==> flow/design.v <==
module VgaController(
    input wire clk,
    input wire rst,
    output wire [9:0] vga_x,
    output wire [8:0] vga_y,
    output reg hs,
    output reg vs,
    output wire video_on
);
    reg [9:0] h_count;
    reg [9:0] v_count;
    initial begin
        h_count <= 10'b0;
        v_count <= 10'b0;
    end
    always @(posedge clk) begin
        if (rst) begin
            h_count <= 10'b0;
        end else if (h_count == 10'd799) begin
            h_count <= 10'b0;
        end else begin
            h_count <= h_count + 1;
        end
    end
    always @(posedge clk) begin
        if (rst) begin
            v_count <= 10'b0;
        end else if (h_count == 10'd799) begin
            if (v_count == 10'd524) begin
                v_count <= 10'b0;
            end else begin
                v_count <= v_count + 1;
            end
        end
    end
    localparam HS_1 = 96;
    localparam VS_1 = 2;
    localparam HS_2 = 147;
    localparam VS_2 = 35;
    localparam WIDTH = 640;
    localparam HEIGHT = 480;
    wire h_sync, v_sync;
    assign h_sync = (h_count >= HS_1);
    assign v_sync = (v_count >= VS_1);
    assign video_on = (h_count >= HS_2)
                   && (h_count < HS_2 + WIDTH)
                   && (v_count > VS_2)
                   && (v_count < VS_2 + HEIGHT);
    assign vga_x = video_on ? h_count - HS_2 : 10'd0;
    assign vga_y = video_on ? v_count - VS_2 : 9'd0;
    always @(posedge clk) begin
        if (rst) begin
            hs <= 1;
            vs <= 1;
        end else begin
            hs <= h_sync;
            vs <= v_sync;
        end
    end
endmodule
======== Reports on VgaController ========
What the tools print for VgaController, step after step.
Lines are those of the file above, counted from 1.
Operators carry their Yosys type and port widths (W data, S select, Z words).
Library cell names are shortened.
A cell with n/a has no value.
set-up
  top module .............................. VgaController
  clock port .............................. clk
  standard-cell library ................... sky130hd
  corner .................................. tt_025C_1v80

======== Elaborated design ========
Source: Yosys, flattened and elaborated, memories not mapped. Widths are those after wreduce. Registers that Yosys merges into a memory's read port (data or address) are not register bits. Print and check cells do not count. Equal cells are merged and count once.
operators by class
  add/sub/neg operators ................... 4
  magnitude comparators ................... 6
  equality and inequality tests ........... 2
  mux-type cells .......................... 3
  reduce/logical cells .................... 4
operator list
  kind                     count
  $add A10 B1 Y10 const B  2
  $lt A10 B10 Y1 const B   2
  $eq A10 B10 Y1 const B   2
  $mux W10                 2
  $ge A10 B2 Y1 const B    1
  $gt A10 B6 Y1 const B    1
  $ge A10 B7 Y1 const B    1
  $sub A10 B8 Y10 const B  1
  $ge A10 B8 Y1 const B    1
  $sub A9 B6 Y9 const B    1
  $mux W9                  1
  $logic_and A1 B1 Y1      3
  $reduce_or A2 Y1         1
bit counts
  register bits ........................... 22
  bits of input ports ..................... 2
  output and inout port bits .............. 22
  word-level cells ........................ 23

======== Depth ========
Depth = most cells in a row (Yosys ltp): at word level without a register or memory, in the mapped netlist without a sequential cell, where the memories' decode and read muxes count.
depth
  depth after elaboration ................. 5
  ABC_AREA ................................ 0
  depth in mapped cells ................... 7
  gate-level depth less buffers ........... 6

======== Netlist ========
Yosys stat after the flow's synthesis: flattened, memories mapped to cells. It holds for the ABC_AREA given above (unset counts as 0); a run with the other value may have another netlist.
cells by type
  type      count  area in all (um2)
  dfxtp_1   22     440.422
  nor3_1    24     120.115
  xor2_1    10     87.584
  xnor2_1   9      78.826
  ha_1      5      62.56
  a21oi_1   12     60.058
  nor4_1    9      56.304
  nand3_1   9      45.043
  nand2_1   11     41.29
  nor2_1    11     41.29
  buf_2     8      40.038
  clkbuf_1  9      33.782
  o41ai_1   3      26.275
  nand4_1   4      25.024
  buf_6     2      22.522
  nor3b_1   3      22.522
  mux2i_1   2      20.019
  nand3b_4  1      20.019
Not listed: further types 28, cells in them 43.
synthesis totals
  mapped cells ............................ 197
  mapped area ............................. 1566.5 um2
  sequential area ......................... 440.4 um2
  mapped flip-flops ....................... 22
  buffers ................................. 20

======== Worst setup path after synthesis ========
OpenSTA on the mapped netlist: ideal clock, no wires. The path of least setup slack (recovery checks aside). Input and output delay are each 20% of the period. Register names are those of the netlist, which keeps one name where synthesis merged equal registers.
timing post-synthesis
  kind .................................... flip-flop to output port
  start point ............................. register h_count[0]
  end point ............................... output vga_x[7]
  clock period ............................ 4170 ps
  external output delay ................... 834 ps
  launch time at the first pin ............ 0 ps
  data arrival time ....................... 1933 ps
  data required time ...................... 3336 ps
  path slack .............................. 1403 ps
  delay of the path ....................... 1933 ps
  driving pins on the path ................ 7
  path buffers ............................ 1
  synthesis period reached ................ 2767 ps
"delay of the path" = arrival - input delay + setup time.
At an output port there is no setup time.
"driving pins on the path" counts driving pins, that of a launching flip-flop among them; a cell with two outputs on the path counts twice.
"synthesis period reached" is the clock period less the worst setup slack; recovery checks do not enter. This is arithmetic on one report: input and output delays are still those of the set period (20% each).
Between the ends stands the longest chain of elaborated cells between them, by number of cells; it is not shown to be the way that was timed. Of several equally long chains one is given.
Each line given opens the expression or statement behind the cell; cells for indexed reads and writes are added by Yosys, which also makes memories of some case tables.
A register here has more assigning lines than the two given.
between the ends, post-synthesis
  cell sequence ........................... dfxtp_1 > ha_1 > o31a_1 > o311ai_0 > o21ai_1 > buf_2 > nor3_1
  length of the longest elaborated chain .. 5
  elaborated cells on any way between the ends .. 7
  RTL lines with such cells ............... 3
  classes of those cells .................. add/sub (1); compare (2); mux (1); reduce/logical (3)
RTL lines, path post-synthesis
  what                              line  RTL
  start, declared                   10    reg [9:0] h_count;
  start, assigned                   18    h_count <= 10'b0;
  start, assigned                   22    h_count <= h_count + 1;
  $ge A10 B8 Y1                     45    assign video_on = (h_count >= HS_2)
  $logic_and A1 B1 Y1 (3 in a row)  45
  $mux W10                          49    assign vga_x = video_on ? h_count - HS_2 : 10'd0;
  end, declared                     4     output wire [9:0] vga_x,

======== Timing after layout ========
Path of least setup slack in the final report of job 1 (OpenROAD, finished layout, wires in). Where an end is a register, its clock arrival counts in the times.
The path's times are printed in steps of 10 ps; the period is the one set.
timing after layout
  kind .................................... flip-flop to output port
  start point ............................. register v_count[0]
  end point ............................... output vga_x[0]
  clock period ............................ 1870 ps
  external output delay ................... 370 ps
  launch time at the first pin ............ 270 ps
  data arrival time ....................... 2230 ps
  data required time ...................... 1500 ps
  path slack .............................. -740 ps
  driving pins on the path ................ 9
  path buffers ............................ 3
Between the ends stands the longest chain of elaborated cells between them, by number of cells; it is not shown to be the way that was timed. Of several equally long chains one is given.
A register here has more assigning lines than the two given.
between the ends, after layout
  cell sequence ........................... dfxtp_2 > ha_1 > nor4_2 > and3_2 > o21ai_4 > buf_4 > buf_12 > nor3_2 > buf_2
  length of the longest elaborated chain .. 4
  elaborated cells on any way between the ends .. 5
  RTL lines with such cells ............... 4
  classes of those cells .................. compare (2); mux (1); reduce/logical (2)
RTL lines, path after layout
  what                              line  RTL
  start, declared                   11    reg [9:0] v_count;
  start, assigned                   27    v_count <= 10'b0;
  start, assigned                   32    v_count <= v_count + 1;
  $gt A10 B6 Y1                     47    && (v_count > VS_2)
  $logic_and A1 B1 Y1 (2 in a row)  45    assign video_on = (h_count >= HS_2)
  $mux W10                          49    assign vga_x = video_on ? h_count - HS_2 : 10'd0;
  end, declared                     4     output wire [9:0] vga_x,

Add stored flow runs of VgaController

Measured data: module VgaController, platform sky130hd, 2 stored runs of the flow under differing settings, order arbitrary. Input and output delays are each 20% of the period that was set; the output load is 0.01 pF.
"reached clock period" means the clock period less the worst setup slack. The figure is calculated, with input and output delays left at 20% of the set period.
"worst path time": the worst setup path's part of the clock period (all of it between registers, 20% less for each end at a port) less its slack. A launch clock that arrives late makes it longer, a capture clock that arrives late makes it shorter.
By "total power of the final layout" is meant OpenSTA's value without simulated activity: inputs other than the clock are taken to toggle once in ten clock periods, and the tool carries that through the logic.
"worst path time" is known to 10 ps.

---- job 1 ----
settings
  period_ns = 1.87
  CORE_UTILIZATION = 28
  PLACE_DENSITY_LB_ADDON = 0.12
  CELL_PAD_IN_SITES_GLOBAL_PLACEMENT = 3
  CELL_PAD_IN_SITES_DETAIL_PLACEMENT = 2
  TNS_END_PERCENT = 100
  CTS_CLUSTER_SIZE = 67
  CTS_CLUSTER_DIAMETER = 23
  CAP_MARGIN = 30
  SLEW_MARGIN = 25
  CORE_MARGIN = 2
results
  setup TNS ............................... -14162 ps
  total die area .......................... 6208.6 um2
  chip area after synthesis (Yosys) ....... 1566.5 um2
  worst-case hold slack ................... 628 ps
  total power of the final layout ......... 0.000893 W
  worst path time ......................... 2230 ps
  worst setup path kind ................... flip-flop to output port
  utilization ............................. 51.6 %
  reached clock period .................... 2608 ps
  lowest setup slack ...................... -738 ps
  standard-cell area after routing ........ 2805.2 um2

---- job 2 ----
settings
  period_ns = 2.32
  CORE_UTILIZATION = 34
  SETUP_SLACK_MARGIN = 0.48
  PLACE_DENSITY_LB_ADDON = 0.16
  CORE_MARGIN = 3
  GPL_TIMING_DRIVEN = 1
  CTS_CLUSTER_SIZE = 18
  CTS_CLUSTER_DIAMETER = 172
  SLEW_MARGIN = 10
  CAP_MARGIN = 20
results
  worst path time ......................... 2060 ps
  worst setup path kind ................... flip-flop to output port
  standard-cell area after routing ........ 2647.5 um2
  reached clock period .................... 2523 ps
  total power of the final layout ......... 0.000685 W
  total die area .......................... 5457.5 um2
  worst-case hold slack ................... 535 ps
  utilization ............................. 60.0 %
  chip area after synthesis (Yosys) ....... 1566.5 um2
  lowest setup slack ...................... -203 ps
  setup TNS ............................... -3453 ps
